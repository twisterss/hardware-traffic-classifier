==> flow/design.v <==
`timescale 1ns / 1ps
module timestamp_gen #(
    parameter TIMESTAMP_WIDTH = 5,
    parameter TIMESTAMP_UNIT_WIDTH = 32,
    parameter TIMESTAMP_UNIT = 1 << TIMESTAMP_UNIT_WIDTH
    )(
    input clk,
    input reset,
    output reg [TIMESTAMP_WIDTH-1:0] timestamp
    );
    reg [TIMESTAMP_UNIT_WIDTH-1:0] counter;
    always @(posedge clk) begin
        if (reset) begin
            timestamp <= 0;
            counter <= 0;
        end else begin
            if (counter == TIMESTAMP_UNIT - 1) begin
                timestamp <= timestamp + 1;
                counter <= 0;
            end else begin
                counter <= counter + 1;
            end
        end        
    end
endmodule
==> From RTL to reports: timestamp_gen <==
What the tools print for timestamp_gen, step after step.
Lines are those of the file above, counted from 1.
Library cell names are shortened.
{ "design": {"top_module": "timestamp_gen", "clock": "clk", "lib": "sky130hd", "corner": "tt_025C_1v80"} }

==> Word-level counts <==
Yosys after proc, flatten, opt, wreduce and memory -nomap, before mapping. Enables and synchronous resets that opt folds into registers are not counted as muxes. Memory bits, and registers merged into a memory's read port (data or address), are not among the register bits. Print and check cells are not counted. Equal cells are merged and count once.
{ "bits": {"register_bits": 37, "in_bits": 2, "output_inout_bits": 5, "wordCells": 6} }
{ "classes": {"add_sub_neg": 2, "equal": 1, "reduce_logical": 1} }
{ "op_table": {"columns": ["op", "count"], "rows": [
  ["32-bit by 1-bit adder with 32-bit output with constant B", 1],
  ["32-bit equality test with constant B", 1],
  ["5-bit by 1-bit adder with 5-bit output with constant B", 1],
  ["2-bit OR reduction", 1]
]} }

==> Depth <==
Yosys ltp: most cells in a row. Word level: on the elaborated netlist, between registers, memories and ports. Mapped: between sequential cells and ports; inverters and the memories' decode and read muxes count.
{ "logic_depth": {"ltp_word": 2, "ABC_AREA": 0, "depth_mapped": 9} }

==> Netlist <==
Yosys stat after the flow's synthesis: flattened, memories mapped to cells. It holds for the ABC_AREA given above (unset counts as 0); a run with the other value may have another netlist.
{ "by_type": {"columns": ["cell", "count"], "rows": [
  ["dfxtp_1", 37],
  ["xor2_1", 22],
  ["nor2_1", 39],
  ["nand3_1", 18],
  ["xnor2_1", 9],
  ["nand4_1", 12],
  ["and3_1", 8],
  ["buf_4", 4],
  ["and4_1", 3],
  ["and2_1", 4],
  ["ha_1", 2],
  ["nand2_1", 6],
  ["nor4_4", 1],
  ["o21ai_0", 4],
  ["or3_1", 3],
  ["a21oi_1", 3],
  ["nand4_2", 1],
  ["nor4_2", 1]
]} }
Not listed: further types 13, cells in them 15.
{ "mapped": {"mapped_cells": 192, "mapped_area_um2": 1696.6, "seq_area_um2": 740.7, "flip_flops": 37, "n_buf": 8} }

==> Timing after synthesis <==
Path of least setup slack by OpenSTA after synthesis, without wires, with an ideal clock, recovery checks aside; 20% of the period is set as input and as output delay. Where synthesis merged equal registers, the netlist keeps one of their names.
{ "synth_timing": {"path_kind": "register to register", "start": "register counter[0]", "end": "register timestamp[1]", "tclk_ns": 1.67, "setup_ns": 0.127, "launch_ns": 0.000, "t_arrival_ns": 1.630, "required_time_ns": 1.543, "slack_ns": -0.087, "path_delay_ns": 1.757, "stages": 7, "n_path_buf": 0, "synth_period_reached_ns": 1.757} }
"path_delay_ns" is the arrival time less input delay plus setup time.
"stages" counts driving pins, that of a launching flip-flop among them; a cell with two outputs on the path counts twice.
"synth_period_reached_ns" = period - worst setup slack (recovery checks aside). The figure is calculated, with input and output delays left at 20% of the set period.
Between the ends stands the longest chain of elaborated cells between them, by number of cells; it is not shown to be the way that was timed. Of several equally long chains one is given.
A line is the first line of the expression or statement that the cell stems from. Yosys adds cells for indexed reads and writes and turns some case tables into memories.
At most two assigning lines are given for a register; there are more.
{ "synth_via": {"cell_sequence": "dfxtp_1 ha_1 nand3_1 or2_2 nor4_2 mux2i_1 nor2_1", "elab_chain_len": 1, "cone_cells": 1, "lines_between": 1, "cone_classes": "eq/ne (1)"} }
{ "synth_lines": {"columns": ["element", "line", "text"], "rows": [
  ["start: declaration", 11, "reg [TIMESTAMP_UNIT_WIDTH-1:0] counter;"],
  ["start: assignment", 15, "counter <= 0;"],
  ["start: assignment", 21, "counter <= counter + 1;"],
  ["32-bit equality test", 17, "if (counter == TIMESTAMP_UNIT - 1) begin"],
  ["end: assignment", 14, "timestamp <= 0;"],
  ["end: assignment", 18, "timestamp <= timestamp + 1;"],
  ["end: declaration", 9, "output reg [TIMESTAMP_WIDTH-1:0] timestamp"]
]} }

==> Worst path after layout <==
From the final timing report of flow run 1: the path of least setup slack in the routed layout; clock arrival at registers is part of the times.
{ "layout_timing": {"path_kind": "register to register", "start": "register counter[1]", "end": "register timestamp[4]", "tclk_ns": 2.02, "setup_ns": 0.06, "launch_ns": 0.28, "t_arrival_ns": 1.87, "required_time_ns": 2.24, "slack_ns": 0.37, "stages": 7, "n_path_buf": 0} }
Between the ends stands the longest chain of elaborated cells between them, by number of cells; it is not shown to be the way that was timed. Of several equally long chains one is given.
At most two assigning lines are given for a register; there are more.
{ "layout_via": {"cell_sequence": "dfxtp_4 ha_4 nand3_4 nor4_4 nand3_2 or3_1 a21oi_2", "elab_chain_len": 1, "cone_cells": 1, "lines_between": 1, "cone_classes": "eq/ne (1)"} }
{ "layout_lines": {"columns": ["element", "line", "text"], "rows": [
  ["start: declaration", 11, "reg [TIMESTAMP_UNIT_WIDTH-1:0] counter;"],
  ["start: assignment", 15, "counter <= 0;"],
  ["start: assignment", 21, "counter <= counter + 1;"],
  ["32-bit equality test", 17, "if (counter == TIMESTAMP_UNIT - 1) begin"],
  ["end: assignment", 14, "timestamp <= 0;"],
  ["end: assignment", 18, "timestamp <= timestamp + 1;"],
  ["end: declaration", 9, "output reg [TIMESTAMP_WIDTH-1:0] timestamp"]
]} }

2 stored runs of timestamp_gen in the flow (synthesis by Yosys, layout by OpenROAD, sky130hd cells), in arbitrary order. Constraints: input delay and output delay 20% of the set period each, output load 0.01 pF.
"achieved_period_ns" means the clock period less the worst setup slack. The figure is calculated, with input and output delays left at 20% of the set period.
"worst_path_allowed_less_slack_ns": the worst setup path's part of the clock period (all of it between registers, 20% less for each end at a port) less its slack. A launch clock that arrives late makes it longer, a capture clock that arrives late makes it shorter.
"fin_power_mw": no workload was simulated; the value follows from the tool's default switching activity.
[
  {
    "run": "flow run 1",
    "settings": { "period_ns": 2.02, "CORE_UTILIZATION": 33, "SETUP_SLACK_MARGIN": 0.31, "PLACE_DENSITY": 0.58, "CORE_ASPECT_RATIO": 1.06, "CORE_MARGIN": 5, "GPL_ROUTABILITY_DRIVEN": 0, "SLEW_MARGIN": 15, "MAX_ROUTING_LAYER": "met5", "CAP_MARGIN": 20 },
    "results": { "setup_worst_slack_ns": 0.372, "achieved_period_ns": 1.648, "fin_tns_ns": 0.000, "utilization_frac": 0.416, "fin_power_mw": 1.301, "synthesis_area_um2": 1696.6, "cell_area_final_um2": 2044.5, "worst_path_allowed_less_slack_ns": 1.65, "timing.worst_path_kind": "register to register", "die_um2": 6675.8, "hold_worst_slack_ns": 0.449 }
  },
  {
    "run": "flow run 2",
    "settings": { "period_ns": 1.57, "CORE_UTILIZATION": 16, "PLACE_DENSITY_LB_ADDON": 0.13, "HOLD_SLACK_MARGIN": 0.2, "TNS_END_PERCENT": 90, "CAP_MARGIN": 20, "CORE_MARGIN": 2, "SLEW_MARGIN": 20 },
    "results": { "setup_worst_slack_ns": -0.034, "achieved_period_ns": 1.604, "fin_tns_ns": -0.277, "utilization_frac": 0.263, "fin_power_mw": 1.703, "synthesis_area_um2": 1696.6, "cell_area_final_um2": 2711.3, "worst_path_allowed_less_slack_ns": 1.60, "timing.worst_path_kind": "register to register", "die_um2": 11443.7, "hold_worst_slack_ns": 0.508 }
  }
]
