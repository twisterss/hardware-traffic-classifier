==> flow/design.v <==
`timescale 1ns / 1ps
module cordic
(
	input [15 - 1:0] x,
	input [15 - 1:0] y,
	input enable,
	output [15 - 1:0] result,
	output data_valid_nxt,
	input clk,
	input reset
);
	reg [17-1:0] e_value [0:15];
	reg [17-1:0] b_value [0:15];
	reg step_en [0:15];
	always @(*) begin
		e_value[0] = {x, {(17 - 15){1'b0}}};
		b_value[0] = {y, {(17 - 15){1'b0}}};
		step_en[0] = reset ? 0 : enable;
	end
	generate
		genvar step_id;
		for (step_id = 0; step_id < 15; step_id = step_id + 1) begin: cordic_step
			always @(posedge clk) begin
				if (e_value[step_id] >= (step_id == 0 ? 17'hd47f : step_id == 1 ? 17'h62a2 : step_id == 2 ? 17'h62a2 : step_id == 3 ? 17'h2fac : step_id == 4 ? 17'h1773 : step_id == 5 ? 17'hba1 : step_id == 6 ? 17'h5cb : step_id == 7 ? 17'h2e4 : step_id == 8 ? 17'h171 : step_id == 9 ? 17'hb8 : step_id == 10 ? 17'h5c : step_id == 11 ? 17'h2e : step_id == 12 ? 17'h17 : step_id == 13 ? 17'hb : step_id == 14 ? 17'h5 : 0)) begin
					e_value[step_id+1] <= e_value[step_id] - (step_id == 0 ? 17'hd47f : step_id == 1 ? 17'h62a2 : step_id == 2 ? 17'h62a2 : step_id == 3 ? 17'h2fac : step_id == 4 ? 17'h1773 : step_id == 5 ? 17'hba1 : step_id == 6 ? 17'h5cb : step_id == 7 ? 17'h2e4 : step_id == 8 ? 17'h171 : step_id == 9 ? 17'hb8 : step_id == 10 ? 17'h5c : step_id == 11 ? 17'h2e : step_id == 12 ? 17'h17 : step_id == 13 ? 17'hb : step_id == 14 ? 17'h5 : 0);
					b_value[step_id+1] <= b_value[step_id] - (b_value[step_id] >> (step_id == 0 ? 4'h2 : step_id == 1 ? 4'h3 : step_id == 2 ? 4'h3 : step_id == 3 ? 4'h4 : step_id == 4 ? 4'h5 : step_id == 5 ? 4'h6 : step_id == 6 ? 4'h7 : step_id == 7 ? 4'h8 : step_id == 8 ? 4'h9 : step_id == 9 ? 4'ha : step_id == 10 ? 4'hb : step_id == 11 ? 4'hc : step_id == 12 ? 4'hd : step_id == 13 ? 4'he : step_id == 14 ? 4'hf : 0));
				end else begin
					e_value[step_id+1] <= e_value[step_id];
					b_value[step_id+1] <= b_value[step_id];
				end
				step_en[step_id+1] <= step_en[step_id];
			end
		end
	endgenerate
	assign result = b_value[15][17 - 1:17 - 15];
	assign data_valid_nxt = step_en[15-1];
endmodule
======== Reports on cordic ========
The steps from the RTL of cordic to its reports follow in flow order.
Lines are those of the file above, counted from 1.
Library cell names are shortened.
A cell with - has no value.
inputs
  design top .............................. cordic
  clock input ............................. clk
  standard-cell library ................... sky130hd
  timing corner ........................... tt_025C_1v80

======== Word-level counts ========
Yosys after proc, flatten, opt, wreduce and memory -nomap, before mapping. Print and check cells are not counted. Equal cells are merged and count once.
bit counts
  output and inout port bits .............. 16
  input bits .............................. 33
  register bits ........................... 507
operators by class
  magnitude comparators ................... 15
  add/subtract/negate cells ............... 29
  multiplexer cells ....................... 29
operators by type and width
  kind                                                              count
  17-bit 2-to-1 mux                                                 29
  17-bit by 14-bit subtractor with 17-bit output                    2
  17-bit by 15-bit subtractor with 17-bit output with constant B    2
  17-bit by 15-bit >= comparator with 1-bit output with constant B  2
  17-bit by 10-bit subtractor with 17-bit output                    1
  17-bit by 10-bit subtractor with 17-bit output with constant B    1
  17-bit by 10-bit >= comparator with 1-bit output with constant B  1
  17-bit by 11-bit subtractor with 17-bit output                    1
  17-bit by 11-bit subtractor with 17-bit output with constant B    1
  17-bit by 11-bit >= comparator with 1-bit output with constant B  1
  17-bit by 12-bit subtractor with 17-bit output                    1
  17-bit by 12-bit subtractor with 17-bit output with constant B    1
  17-bit by 12-bit >= comparator with 1-bit output with constant B  1
  17-bit by 13-bit subtractor with 17-bit output                    1
  17-bit by 13-bit subtractor with 17-bit output with constant B    1
  17-bit by 13-bit >= comparator with 1-bit output with constant B  1
  17-bit by 14-bit subtractor with 17-bit output with constant B    1
  17-bit by 14-bit >= comparator with 1-bit output with constant B  1
  17-bit by 15-bit subtractor with 17-bit output                    1
  17-bit by 16-bit subtractor with 17-bit output with constant B    1
  17-bit by 16-bit >= comparator with 1-bit output with constant B  1
  17-bit by 2-bit subtractor with 17-bit output                     1
  17-bit by 3-bit subtractor with 17-bit output                     1
  17-bit by 3-bit >= comparator with 1-bit output with constant B   1
  17-bit by 4-bit subtractor with 17-bit output                     1
  17-bit by 4-bit subtractor with 17-bit output with constant B     1
  17-bit by 4-bit >= comparator with 1-bit output with constant B   1
  17-bit by 5-bit subtractor with 17-bit output                     1
Not listed: further kinds 14, cells in them 14.

======== Depth ========
Depth = most cells in a row (Yosys ltp): at word level without a register or memory, in the mapped netlist without a sequential cell, where the memories' decode and read muxes count.
depth
  depth in word-level cells ............... 2
  ABC_AREA ................................ 0
  depth in mapped cells ................... 10

======== Netlist ========
Yosys stat after the flow's synthesis: flattened, memories mapped to cells. It holds for the ABC_AREA given above (unset counts as 0); a run with the other value may have another netlist.
cell types
  type      count  total area (µm²)
  dfxtp_1   504    1.01E+04
  ha_1      148    1.85E+03
  xnor2_1   205    1.8E+03
  xor2_1    161    1.41E+03
  nor2_1    238    893.357
  o21ai_0   152    760.73
  inv_1     200    750.72
  nand2_1   196    735.706
  a21oi_1   146    730.701
  nor3_1    92     460.442
  nand2b_1  48     300.288
  a21o_1    36     270.259
  fa_1      13     260.25
  o21a_1    33     247.738
  nor2b_1   38     237.728
  nor4_1    36     225.216
  nand3_1   44     220.211
  or3_1     34     212.704
Not listed: further types 70, cells in them 340.
synthesis totals
  cell area after synthesis ............... 24054.3 µm²
  cell count .............................. 2664
  buffers ................................. 43
  flip-flop cells ......................... 504
  sequential part of the area ............. 10089.7 µm²

======== Timing after synthesis ========
OpenSTA on the mapped netlist: ideal clock, no wires. The path of least setup slack (recovery checks aside). Input and output delay are each 20% of the period. Register names are those of the netlist, which keeps one name where synthesis merged equal registers.
path post-synthesis
  path type ............................... input to register
  start point ............................. input y[2]
  end point ............................... register b_value[1][13]
  period .................................. 3.56 ns
  path delay .............................. 1.904 ns
  library setup time ...................... 0.088 ns
  data arrival time ....................... 2.528 ns
  driving pins on the path ................ 9
  path slack .............................. 0.944 ns
  path buffers ............................ 0
  synthesis period reached ................ 2.616 ns
"path delay" = arrival - input delay + setup time.
"driving pins on the path": output pins that drive a net of the path, with the launching flip-flop's if there is one; two outputs of one cell count as two.
"synthesis period reached" is the clock period less the worst setup slack; recovery checks do not enter. This is arithmetic on one report: input and output delays are still those of the set period (20% each).
Between the ends stands the longest chain of elaborated cells between them, by number of cells; it is not shown to be the way that was timed. Of several equally long chains one is given.
Each line given opens the expression or statement behind the cell; cells for indexed reads and writes are added by Yosys, which also makes memories of some case tables.
on the way, post-synthesis
  cell sequence ........................... inv_1 -> ha_1 -> or3b_2 -> a21oi_1 -> o21ai_0 -> a211oi_1 -> o31ai_1 -> and3_1 -> o31ai_1
  cells in the longest elaborated chain ... 2
  elaborated cells between the ends (all ways) .. 2
ends and longest elaborated chain, post-synthesis
  element                                         RTL line  source
  from (decl)                                     5         input [15 - 1:0] y,
  17-bit by 15-bit subtractor with 17-bit output  26        b_value[step_id+1] <= b_value[step_id] - (b_value[step_id] >> (step_id == 0 ? 4'h2 : step_id == 1 ? 4'h3 : ste ...
  17-bit 2-to-1 mux                               24        if (e_value[step_id] >= (step_id == 0 ? 17'hd47f : step_id == 1 ? 17'h62a2 : step_id == 2 ? 17'h62a2 : step_id ...
  to (assign)                                     26
  to (assign)                                     29        b_value[step_id+1] <= b_value[step_id];
  to (decl)                                       13        reg [17-1:0] b_value [0:15];

======== Path in the finished layout ========
From the final timing report of flow run A: the path of least setup slack in the routed layout; clock arrival at registers is part of the times.
path after layout
  path type ............................... input to register
  start point ............................. input y[2]
  end point ............................... register b_value[1][13]
  library setup time ...................... 0.08 ns
  path buffers ............................ 1
  driving pins on the path ................ 10
  data arrival time ....................... 3.70 ns
  period .................................. 4.5 ns
  path slack .............................. 1.31 ns
Between the ends stands the longest chain of elaborated cells between them, by number of cells; it is not shown to be the way that was timed. Of several equally long chains one is given.
on the way, after layout
  cell sequence ........................... clkdlybuf4s50_1 -> inv_1 -> ha_1 -> or3b_2 -> a21oi_1 -> o21ai_0 -> a211oi_1 -> o31ai_1 -> and3_1 -> o31ai_1
  cells in the longest elaborated chain ... 2
  elaborated cells between the ends (all ways) .. 2
ends and longest elaborated chain, after layout
  element                                         RTL line  source
  from (decl)                                     5         input [15 - 1:0] y,
  17-bit by 15-bit subtractor with 17-bit output  26        b_value[step_id+1] <= b_value[step_id] - (b_value[step_id] >> (step_id == 0 ? 4'h2 : step_id == 1 ? 4'h3 : ste ...
  17-bit 2-to-1 mux                               24        if (e_value[step_id] >= (step_id == 0 ? 17'hd47f : step_id == 1 ? 17'h62a2 : step_id == 2 ? 17'h62a2 : step_id ...
  to (assign)                                     26
  to (assign)                                     29        b_value[step_id+1] <= b_value[step_id];
  to (decl)                                       13        reg [17-1:0] b_value [0:15];

## Implementation results

Measured data: module cordic, platform sky130hd, 2 stored runs of the flow under differing settings, order arbitrary. Input and output delays are each 20% of the period that was set; the output load is 0.01 pF.
"achieved clock period (ns)": clock period set for the run, less the worst setup slack. It is reckoned from that one timing run; input and output delays stay at 20% of the period that was set.
"finish__power__total": no workload was simulated; the value follows from the tool's default switching activity.

Flow files of flow run A
==> flow/run.sh <==
#!/bin/bash
# the make line also repeats the synthesis and layout settings of config.mk as NAME=value (left out here)
make -C /OpenROAD-flow-scripts/flow DESIGN_CONFIG=/design/flow/config.mk WORK_HOME=/design/flow/orfs CLKGATE_MAP_FILE= finish
==> flow/config.mk <==
export PLATFORM = sky130hd
export DESIGN_NAME = cordic
export DESIGN_NICKNAME = cordic
export VERILOG_FILES = /design/flow/design.v
export SDC_FILE = /design/flow/constraint.sdc
export NUM_CORES = 4
export LEC_CHECK = 0
export CAP_MARGIN = 20
export CELL_PAD_IN_SITES_DETAIL_PLACEMENT = 0
export CELL_PAD_IN_SITES_GLOBAL_PLACEMENT = 0
export CORE_ASPECT_RATIO = 0.96
export CORE_MARGIN = 3
export CORE_UTILIZATION = 48
export CTS_CLUSTER_DIAMETER = 190
export MIN_ROUTING_LAYER = met1
export PLACE_DENSITY_LB_ADDON = 0.17
export SETUP_SLACK_MARGIN = 0.13
export SLEW_MARGIN = 20
==> flow/constraint.sdc <==
create_clock -name core_clock -period 4.5 [get_ports {clk}]
set_input_delay 0.9000 -clock core_clock [delete_from_list [all_inputs] [get_ports {clk}]]
set_output_delay 0.9000 -clock core_clock [all_outputs]
set_load 0.01 [all_outputs]

report of flow run A
yosys chip area after synthesis (um^2): 24054.3
finish__design__die__area: 52835.4
finish__design__instance__area__stdcell: 26897.0
finish__timing__setup__ws: 1.311
finish__timing__setup__tns: 0.000
finish__timing__hold__ws: 0.323
finish__power__total: 2.461e-02
achieved clock period (ns): 3.189

Flow files of flow run B
==> flow/run.sh <==
#!/bin/bash
# the make line also repeats the synthesis and layout settings of config.mk as NAME=value (left out here)
make -C /OpenROAD-flow-scripts/flow DESIGN_CONFIG=/design/flow/config.mk WORK_HOME=/design/flow/orfs CLKGATE_MAP_FILE= finish
==> flow/config.mk <==
export PLATFORM = sky130hd
export DESIGN_NAME = cordic
export DESIGN_NICKNAME = cordic
export VERILOG_FILES = /design/flow/design.v
export SDC_FILE = /design/flow/constraint.sdc
export NUM_CORES = 4
export LEC_CHECK = 0
export ABC_AREA = 0
export CAP_MARGIN = 20
export CELL_PAD_IN_SITES_GLOBAL_PLACEMENT = 1
export CORE_MARGIN = 7
export CORE_UTILIZATION = 22
export CTS_CLUSTER_SIZE = 89
export GPL_ROUTABILITY_DRIVEN = 1
export GPL_TIMING_DRIVEN = 0
export MAX_ROUTING_LAYER = met5
export PLACE_DENSITY_LB_ADDON = 0.25
export SLEW_MARGIN = 15
==> flow/constraint.sdc <==
create_clock -name core_clock -period 4.64 [get_ports {clk}]
set_input_delay 0.9280 -clock core_clock [delete_from_list [all_inputs] [get_ports {clk}]]
set_output_delay 0.9280 -clock core_clock [all_outputs]
set_load 0.01 [all_outputs]

report of flow run B
yosys chip area after synthesis (um^2): 24054.3
finish__design__die__area: 118791.0
finish__design__instance__area__stdcell: 28409.7
finish__timing__setup__ws: 1.482
finish__timing__setup__tns: 0.000
finish__timing__hold__ws: 0.319
finish__power__total: 2.468e-02
achieved clock period (ns): 3.158
